==> flow/design.v <==
module usb2_ulpi (
input	wire			reset_n,
output	wire			reset_local,
input	wire			opt_disable_all,
input	wire			opt_enable_hs,
input	wire			opt_ignore_vbus,
output	wire			stat_connected,
output	reg				stat_fs,
output	reg				stat_hs,
input	wire			phy_clk,
input	wire	[7:0]	phy_d_in,
output	wire	[7:0]	phy_d_out_mux,
output	wire			phy_d_oe,
input	wire			phy_dir,
output	wire			phy_stp,
input	wire			phy_nxt,
output	wire			pkt_out_act,
output	wire	[7:0]	pkt_out_byte,
output	wire			pkt_out_latch,
output	wire			pkt_in_cts,
output	wire			pkt_in_nxt,
input	wire	[7:0]	pkt_in_byte,
input	wire			pkt_in_latch,
input	wire			pkt_in_stp,
output	wire			se0_reset,
output	wire	[1:0]	dbg_linestate
);
	reg				reset_1, reset_2;
	reg				reset_ulpi;
	assign			reset_local = reset_n & reset_ulpi;
	reg				opt_enable_hs_1, opt_enable_hs_2;
	reg				opt_ignore_vbus_1, opt_ignore_vbus_2;
	reg				phy_dir_1;
	reg		[7:0]	phy_d_out;
	reg		[7:0]	phy_d_next;
	reg				phy_d_sel;
	assign	phy_d_out_mux 	= phy_d_sel ? pkt_in_byte : phy_d_out;
	assign	phy_d_oe = !phy_dir_1;
	reg				phy_stp_out;
	assign			phy_stp			= phy_stp_out ^ pkt_in_stp;
	reg		[7:0]	in_rx_cmd;
	reg				know_recv_packet;				 
	reg		[1:0]	last_line_state;
	wire	[1:0]	line_state	= in_rx_cmd[1:0];
	wire	[1:0]	vbus_state	= in_rx_cmd[3:2];
	wire	[1:0]	rx_event	= in_rx_cmd[5:4];
	wire			vbus_valid	= (vbus_state == 2'b11);
	reg				vbus_valid_1; 
	assign			stat_connected = vbus_valid;	 
	wire			rx_active	= (rx_event[0]);
	reg		[2:0]	tx_cmd_code;					 
	reg		[7:0]	tx_reg_addr;					 
	reg		[7:0]	tx_reg_data_rd;					 
	reg		[7:0]	tx_reg_data_wr;					 
	reg		[3:0]	tx_pid;							 
	parameter [2:0]	TX_CMD_XMIT_NOPID	= 3'b001,	 
					TX_CMD_XMIT_PID		= 3'b101,	
					TX_CMD_REGWR_IMM	= 3'b010,
					TX_CMD_REGWR_EXT	= 3'b110,
					TX_CMD_REGRD_IMM	= 3'b011,
					TX_CMD_REGRD_EXT	= 3'b111;
	assign	pkt_out_latch 	= pkt_out_act & phy_dir & phy_nxt;
	assign	pkt_out_byte 	= pkt_out_latch ? phy_d_in : 8'h0;
	assign	pkt_out_act 	= (rx_active | know_recv_packet) & phy_dir;
	assign	pkt_in_cts		= ~phy_dir & can_send;
	assign	pkt_in_nxt		= phy_nxt && (state == ST_PKT_1 || state == ST_PKT_2);
	reg				pkt_in_latch_defer;
	reg				can_send;
	reg		[3:0]	can_send_delay;
	reg		[6:0]	state;
	reg		[6:0]	state_next;
	parameter [6:0]	ST_RST_0			= 7'd0,
					ST_RST_1			= 7'd1,
					ST_RST_2			= 7'd2,
					ST_RST_3			= 7'd3,
					ST_RST_4			= 7'd4,
					ST_IDLE				= 7'd10,
					ST_RX_0				= 7'd20,
					ST_TXCMD_0			= 7'd30,
					ST_TXCMD_1			= 7'd31,
					ST_TXCMD_2			= 7'd32,
					ST_TXCMD_3			= 7'd33,
					ST_PKT_0			= 7'd40,
					ST_PKT_1			= 7'd41,
					ST_PKT_2			= 7'd42,
					ST_CHIRP_0			= 7'd50,
					ST_CHIRP_1			= 7'd51,
					ST_CHIRP_2			= 7'd52,
					ST_CHIRP_3			= 7'd53,
					ST_CHIRP_4			= 7'd54,
					ST_CHIRP_5			= 7'd55;
	reg		[7:0]	dc;
	reg		[11:0]	dc_wrap;
	wire			se0_bus_reset 	= (dc_wrap == 710); 
	assign			se0_reset		= se0_bus_reset;
	assign 			dbg_linestate = line_state;
always @(posedge phy_clk) begin
	{reset_2, reset_1} <= {reset_1, reset_n};
	{opt_enable_hs_2, opt_enable_hs_1} <= {opt_enable_hs_1, opt_enable_hs};
	{opt_ignore_vbus_2, opt_ignore_vbus_1} <= {opt_ignore_vbus_1, opt_ignore_vbus};
	vbus_valid_1 <= vbus_valid;
	phy_dir_1 <= phy_dir;
	dc <= dc + 1'b1;
	if(can_send) begin 
		if(can_send_delay < stat_hs ? 4'hF : 4'h0) 
			can_send_delay <= can_send_delay + 1'b1;
	end else begin
		can_send_delay <= 0;
	end
	phy_stp_out <= 1'b0;
	phy_d_out <= phy_d_next;
	if(pkt_in_latch) pkt_in_latch_defer <= 1;
	case(state)
	ST_RST_0: begin
		phy_d_out <= 8'h0;
		phy_d_next <= 8'h0;
		phy_stp_out <= 1'b0;
		phy_dir_1 <= 1'b1;
		stat_fs <= 1'b0;
		stat_hs <= 1'b0;
		can_send <= 1'b0;
		vbus_valid_1 <= 1'b0;
		dc <= 0;
		dc_wrap <= 0;
		pkt_in_latch_defer <= 0;
		if(opt_disable_all) 
			state <= ST_RST_0;
		else
			state <= ST_RST_1;
	end
	ST_RST_1: begin
		reset_ulpi <= 1;
		tx_cmd_code <= 		TX_CMD_REGWR_IMM;
		tx_reg_addr <= 		6'h4;
		tx_reg_data_wr <= {	2'b01, 		 
							1'b1, 		 
							2'b00, 		 
							1'b1,		 
							2'b01		 
		};
		if(dc == 255) dc_wrap <= dc_wrap + 1'b1;
		if(~phy_dir & dc_wrap == 2000) begin
			state <= ST_TXCMD_0;	
			state_next <= ST_RST_2;
		end
	end
	ST_RST_2: begin
		if(dc == 255) state <= ST_RST_0;
		if(phy_dir) state <= ST_RST_3;
	end
	ST_RST_3: begin
		if(phy_dir) state <= ST_RX_0;
		state_next <= ST_RST_4;
	end
	ST_RST_4: begin
		tx_cmd_code <= 		TX_CMD_REGWR_IMM;
		tx_reg_addr <= 		6'hA;
		tx_reg_data_wr <= 	8'h0;
		state <= ST_TXCMD_0;
		state_next <= ST_IDLE;
	end
	ST_IDLE: begin
		if(line_state == 2'b00) begin
			if(dc == 255) dc_wrap <= dc_wrap + 1'b1;
		end else begin
			dc_wrap <= 0;
		end
		know_recv_packet <= 0;
		if(phy_dir & ~phy_dir_1) begin
			can_send <= 0;
			know_recv_packet <= phy_nxt;
			dc <= 0;
			state <= ST_RX_0;
			state_next <= ST_IDLE;
		end else begin
			can_send <= 1;
			if(pkt_in_latch | pkt_in_latch_defer) begin	
				state <= ST_PKT_0;
			end else
			if(se0_bus_reset & opt_enable_hs_2) begin
				state <= ST_CHIRP_0;
			end
		end
	end
	ST_RX_0: begin
		if(~phy_nxt) in_rx_cmd <= phy_d_in;
		if(~phy_dir) begin
			state <= state_next;
		end
	end
	ST_TXCMD_0: begin
		if(~tx_cmd_code[2]) begin
			if(~tx_cmd_code[1]) 
				phy_d_next <= {tx_cmd_code[1:0], 6'b0};					 
			else 				
				phy_d_next <= {tx_cmd_code[1:0], tx_reg_addr[5:0]};		 
		end else begin
			if(~tx_cmd_code[1]) 
				phy_d_next <= {tx_cmd_code[1:0], 2'b0, tx_pid[3:0]};	 
			else 				
				phy_d_next <= {tx_cmd_code[1:0], 6'b101111};			 
		end
		if(phy_nxt) begin
			if(tx_cmd_code[0]) begin
				phy_d_out <= 0;
				state <= ST_TXCMD_2;
			end else begin
				phy_d_out <= tx_reg_data_wr;
				phy_d_next <= 0;
				state <= ST_TXCMD_1;	 
			end
		end
		if(~tx_cmd_code[1]) begin
			state <= state_next;
		end
	end
	ST_TXCMD_1: begin
		phy_stp_out <= 1'b1;
		state <= state_next;
	end
	ST_TXCMD_2: begin
		if(phy_dir) state <= ST_TXCMD_3;
	end 
	ST_TXCMD_3: begin
		tx_reg_data_rd <= phy_d_in;
		state <= state_next;
	end
	ST_PKT_0: begin
		tx_cmd_code <= TX_CMD_XMIT_PID;
		tx_pid <= pkt_in_byte[3:0];
		can_send <= 0;
		state <= ST_TXCMD_0;
		state_next <= ST_PKT_1;
	end
	ST_PKT_1: begin
		if(phy_nxt) begin
			state <= ST_PKT_2;
			phy_d_sel <= 1;
		end
	end
	ST_PKT_2: begin
		if(pkt_in_stp) begin
			phy_d_sel <= 0;
			phy_d_out <= 0;
			phy_d_next <= 0;
			pkt_in_latch_defer <= 0;
			state <= ST_IDLE;
		end
	end
	ST_CHIRP_0: begin
		tx_cmd_code <= 		TX_CMD_REGWR_IMM;
		tx_reg_addr <= 		6'h4;
		tx_reg_data_wr <= {	2'b01, 		 
							1'b0, 		 
							2'b10, 		 
							1'b0,		 
							2'b00		 
		};
		state <= ST_TXCMD_0;	
		state_next <= ST_CHIRP_1;
	end
	ST_CHIRP_1: begin
		tx_cmd_code <= 		TX_CMD_XMIT_NOPID;
		tx_reg_addr <= 		6'h4;
		dc_wrap <= 0;
		state <= ST_TXCMD_0;	
		state_next <= ST_CHIRP_2;
	end
	ST_CHIRP_2: begin
		if(phy_nxt) begin
			phy_d_out <= 8'h0;
			phy_d_next <= 8'h0;
			if(dc == 255) dc_wrap <= dc_wrap + 1'b1;
			if(dc_wrap == 600) begin
				phy_stp_out <= 1'b1;
				state <= ST_CHIRP_3;
			end
		end
	end
	ST_CHIRP_3: begin
		if(phy_dir & ~phy_dir_1) begin
			state <= ST_RX_0;
			state_next <= ST_CHIRP_4;
		end
	end
	ST_CHIRP_4: begin
		tx_cmd_code <= 		TX_CMD_REGWR_IMM;
		tx_reg_addr <= 		6'h4;
		tx_reg_data_wr <= {	2'b01, 		 
							1'b0, 		 
							2'b00, 		 
							1'b0,		 
							2'b00		 
		};
		if(~phy_dir && phy_d_in == 8'h0) state <= ST_TXCMD_0;	
		state_next <= ST_CHIRP_5;
	end
	ST_CHIRP_5: begin
		stat_hs <= 1'b1;
		state <= ST_IDLE;
	end
	default: state <= ST_RST_0;
	endcase
	if(~reset_2) state <= ST_RST_0;
	if(~opt_ignore_vbus_2) begin
		if(~vbus_valid & vbus_valid_1) begin
			reset_ulpi <= 0;
			state <= ST_RST_0;
		end
	end
end
endmodule
# == From RTL to reports: usb2_ulpi ==
# The steps from the RTL of usb2_ulpi to its reports follow in flow order.
# Lines are those of the file above, counted from 1.
# The mark n/a stands for no value.
# setup
top,usb2_ulpi
clock,phy_clk
cell_library,sky130hd
corner,tt_025C_1v80

# == Elaborated design ==
# Source: Yosys, flattened and elaborated, memories not mapped. Widths are those after wreduce. Registers that Yosys merges into a memory's read port (data or address) are not register bits. Print and check cells do not count.
# bits
ram_bits,0
n_memories,0
clocked_rd_ports_x_width,0
rom_bits,0
register_bits,91
latchBits,0
word_cells,164
in_bits,25
out_inout_bits,29
# classes
n_eq,30
shifts,0
div_mod_pow,0
cmp,0
mux,64
n_mul,0
reduce_logical,26
n_addsub,2
logic,16
# ops
operator,n
two-way mux 7 bit,23
parallel mux 7 bit (select 16 bit),1
two-way mux 8 bit,12
parallel mux 8 bit (select 4 bit),3
equality test 7 x 6 -> 1 bit (second input constant),11
parallel mux 7 bit (select 9 bit),1
parallel mux 12 bit (select 4 bit),1
two-way mux 12 bit,3
equality test 12 x 10 -> 1 bit (second input constant),2
equality test 7 x 5 -> 1 bit (second input constant),3
parallel mux 8 bit (select 2 bit),1
equality test 7 x 2 -> 1 bit (second input constant),2
adder 12 x 1 -> 12 bit (second input constant),1
equality test 12 x 11 -> 1 bit (second input constant),1
!= test 2 bit (second input constant),6
nonzero test 4 bit,3
OR reduction 4 bit,3
parallel mux 6 bit (select 2 bit),1
two-way mux 1 bit,11
parallel mux 1 bit (select 2 bit),5
bitwise AND 1 bit,9
nonzero test 9 bit,1
parallel mux 3 bit (select 3 bit),1
nonzero test 2 bit,4
adder 8 x 1 -> 8 bit (second input constant),1
equality test 8 bit (second input constant),1
logical NOT 8 bit,1
equality test 7 x 1 -> 1 bit (second input constant),1
# Not listed: further kinds 17, cells in them 25.

# == Longest topological paths ==
# Longest topological path by Yosys (ltp), each cell counted once; first at word level (registers and memories cut), then after technology mapping (sequential cells cut; the memories' decode and read muxes count).
# depth
depth_word,9
ABC_AREA,1
depth_mapped,12
ltp_nobuf,11

# == After synthesis ==
# Source: synth_stat.txt of the flow (Yosys; design flattened, memories mapped). It holds for the ABC_AREA given above (unset counts as 0); a run with the other value may have another netlist.
# mapped
seq_area_um2,2092.0
buf_cells,12
ff_cells,81
synth_area_um2,4580.6
cells,607
# types
cell,n,type_area_um2
sky130_fd_sc_hd__edfxtp_1,47,1.41E+03
sky130_fd_sc_hd__dfxtp_1,34,680.653
sky130_fd_sc_hd__nand2_1,134,502.982
sky130_fd_sc_hd__nor2_1,122,457.939
sky130_fd_sc_hd__inv_1,74,277.766
sky130_fd_sc_hd__nand3_1,41,205.197
sky130_fd_sc_hd__o21ai_0,26,130.125
sky130_fd_sc_hd__a21oi_1,18,90.086
sky130_fd_sc_hd__mux2_2,8,90.086
sky130_fd_sc_hd__nor2_2,11,68.816
sky130_fd_sc_hd__nor2_4,6,67.565
sky130_fd_sc_hd__ha_1,4,50.048
sky130_fd_sc_hd__nor3_1,9,45.043
sky130_fd_sc_hd__nand3_2,4,40.038
sky130_fd_sc_hd__nand2_2,6,37.536
sky130_fd_sc_hd__nand4_1,6,37.536
sky130_fd_sc_hd__o2111ai_1,4,35.034
sky130_fd_sc_hd__xor2_1,4,35.034
# Not listed: further types 24, cells in them 49.

# == Timing after synthesis ==
# OpenSTA on the mapped netlist: ideal clock, no wires. The path of least setup slack (recovery checks aside). Input and output delay are each 20% of the period. Register names are those of the netlist, which keeps one name where synthesis merged equal registers.
# synth_timing
kind,reg2reg
from,register state[3]
to,register dc_wrap[0]
t_required_ns,2.755
delay_ns,2.093
setup_slack_ns,1.047
driving_pins,9
path_buffers,0
launch_ns,0.000
period_ns,3.14
setup_time_ns,0.385
arrival_ns,1.708
synth_period_reached_ns,2.093
# "delay_ns" = arrival - input delay + setup time.
# "driving_pins": output pins that drive a net of the path, with the launching flip-flop's if there is one; two outputs of one cell count as two.
# "synth_period_reached_ns" = period - worst setup slack (recovery checks aside). The figure is calculated, with input and output delays left at 20% of the set period.
# The rows between start and end are the longest chain of elaborated cells between them; the timing report does not say that the signal goes this way. Where chains are equally long, one stands for them.
# A line is the first line of the expression or statement that the cell stems from. Yosys adds cells for indexed reads and writes and turns some case tables into memories.
# A register here has more assigning lines than the two given.
# Only ways into the end's enable, where the timed path ends, are counted here.
# synth_between
cell_sequence,sky130_fd_sc_hd__dfxtp_1 > sky130_fd_sc_hd__inv_2 > sky130_fd_sc_hd__nor2_2 > sky130_fd_sc_hd__nand2_2 > sky130_fd_sc_hd__nor2_4 > sky130_fd_sc_hd__nor2_2 > sky130_fd_sc_hd__nand2_2 > sky130_fd_sc_hd__nor3_1 > sky130_fd_sc_hd__a21oi_1
elab_chain_len,4
cone_cells,9
lines_between,1
cone_classes,5 x eq/ne; 4 x reduce/logical
# synth_rtl
item,line_no,text
from (decl),70,reg [6:0] state;
from (assign),188,state <= state_next;
from (assign),214,state <= state_next;
logical NOT 7 bit,113,case(state)
OR reduction 2 bit,n/a,
nonzero test 4 bit,n/a,
AND reduction 2 bit,n/a,
to (assign),141,if(dc == 255) dc_wrap <= dc_wrap + 1'b1;
to (assign),164,if(dc == 255) dc_wrap <= dc_wrap + 1'b1;
to (decl),93,reg [11:0] dc_wrap;

# == Worst path after layout ==
# Path of least setup slack in the final report of stored run 2 (OpenROAD, finished layout, wires in). Where an end is a register, its clock arrival counts in the times.
# layout_timing
kind,reg2reg
from,register state[5]
to,register in_rx_cmd[3]
t_required_ns,2.07
path_buffers,1
driving_pins,7
period_ns,2.09
setup_slack_ns,0.05
launch_ns,0.34
setup_time_ns,0.36
arrival_ns,2.02
# The rows between start and end are the longest chain of elaborated cells between them; the timing report does not say that the signal goes this way. Where chains are equally long, one stands for them.
# A register here has more assigning lines than the two given.
# layout_between
cell_sequence,sky130_fd_sc_hd__dfxtp_1 > sky130_fd_sc_hd__buf_4 > sky130_fd_sc_hd__inv_2 > sky130_fd_sc_hd__nand2_1 > sky130_fd_sc_hd__nor2_1 > sky130_fd_sc_hd__nand2_1 > sky130_fd_sc_hd__nor2_1
elab_chain_len,2
cone_cells,2
lines_between,1
cone_classes,1 x eq/ne; 1 x reduce/logical
# layout_rtl
item,line_no,text
from (decl),70,reg [6:0] state;
from (assign),188,state <= state_next;
from (assign),214,state <= state_next;
equality test 7 x 5 -> 1 bit,113,case(state)
AND reduction 2 bit,n/a,
to (assign),186,if(~phy_nxt) in_rx_cmd <= phy_d_in;

## Implementation results

Design usb2_ulpi on sky130hd. What follows are 2 stored runs of the flow, each under its own settings; their order means nothing. The constraints put input and output delay at 20% of the set period each and load the outputs with 0.01 pF.
By "worst_setup_path_time_ns" is meant the share of the clock period that the worst setup path is allowed (20% is reserved at inputs, 20% at outputs), minus its slack. Clock arrival times at its registers enter into it.

Stored run 1, flow files:
==> flow/run.sh <==
#!/bin/bash
# the make line also repeats the synthesis and layout settings of config.mk as NAME=value (left out here)
make -C /OpenROAD-flow-scripts/flow DESIGN_CONFIG=/design/flow/config.mk WORK_HOME=/design/flow/orfs CLKGATE_MAP_FILE= finish
==> flow/config.mk <==
export PLATFORM = sky130hd
export DESIGN_NAME = usb2_ulpi
export DESIGN_NICKNAME = usb2_ulpi
export VERILOG_FILES = /design/flow/design.v
export SDC_FILE = /design/flow/constraint.sdc
export NUM_CORES = 4
export LEC_CHECK = 0
export CAP_MARGIN = 20
export CORE_MARGIN = 2
export CORE_UTILIZATION = 71
export CTS_CLUSTER_DIAMETER = 79
export MAX_ROUTING_LAYER = met4
export MIN_ROUTING_LAYER = met1
export PLACE_DENSITY_LB_ADDON = 0.28
export SLEW_MARGIN = 20
==> flow/constraint.sdc <==
create_clock -name core_clock -period 1.7 [get_ports {phy_clk}]
set_input_delay 0.3400 -clock core_clock [delete_from_list [all_inputs] [get_ports {phy_clk}]]
set_output_delay 0.3400 -clock core_clock [all_outputs]
set_load 0.01 [all_outputs]

Stored run 1: incomplete, placement halted on DPL-0038

Stored run 2, flow files:
==> flow/run.sh <==
#!/bin/bash
# the make line also repeats the synthesis and layout settings of config.mk as NAME=value (left out here)
make -C /OpenROAD-flow-scripts/flow DESIGN_CONFIG=/design/flow/config.mk WORK_HOME=/design/flow/orfs CLKGATE_MAP_FILE= finish
==> flow/config.mk <==
export PLATFORM = sky130hd
export DESIGN_NAME = usb2_ulpi
export DESIGN_NICKNAME = usb2_ulpi
export VERILOG_FILES = /design/flow/design.v
export SDC_FILE = /design/flow/constraint.sdc
export NUM_CORES = 4
export LEC_CHECK = 0
export ABC_AREA = 1
export CAP_MARGIN = 35
export CELL_PAD_IN_SITES_GLOBAL_PLACEMENT = 3
export CORE_ASPECT_RATIO = 0.71
export CORE_MARGIN = 2
export CORE_UTILIZATION = 35
export CTS_CLUSTER_SIZE = 82
export MAX_ROUTING_LAYER = met4
export PLACE_DENSITY_LB_ADDON = 0.23
export SETUP_SLACK_MARGIN = -0.01
export SLEW_MARGIN = 20
export TNS_END_PERCENT = 75
==> flow/constraint.sdc <==
create_clock -name core_clock -period 2.09 [get_ports {phy_clk}]
set_input_delay 0.4180 -clock core_clock [delete_from_list [all_inputs] [get_ports {phy_clk}]]
set_output_delay 0.4180 -clock core_clock [all_outputs]
set_load 0.01 [all_outputs]

==> results of stored run 2, as CSV <==
result,value
setup_tns_ns,0.000
worst_hold_slack_ns,0.325
worst_setup_path_time_ns,2.04
worst_path_kind,"reg2reg"
fin_ws_ns,0.048
cell_area_final_um2,6155.9
total_die_area_um2,14032.2
post_synth_area_um2,4580.6
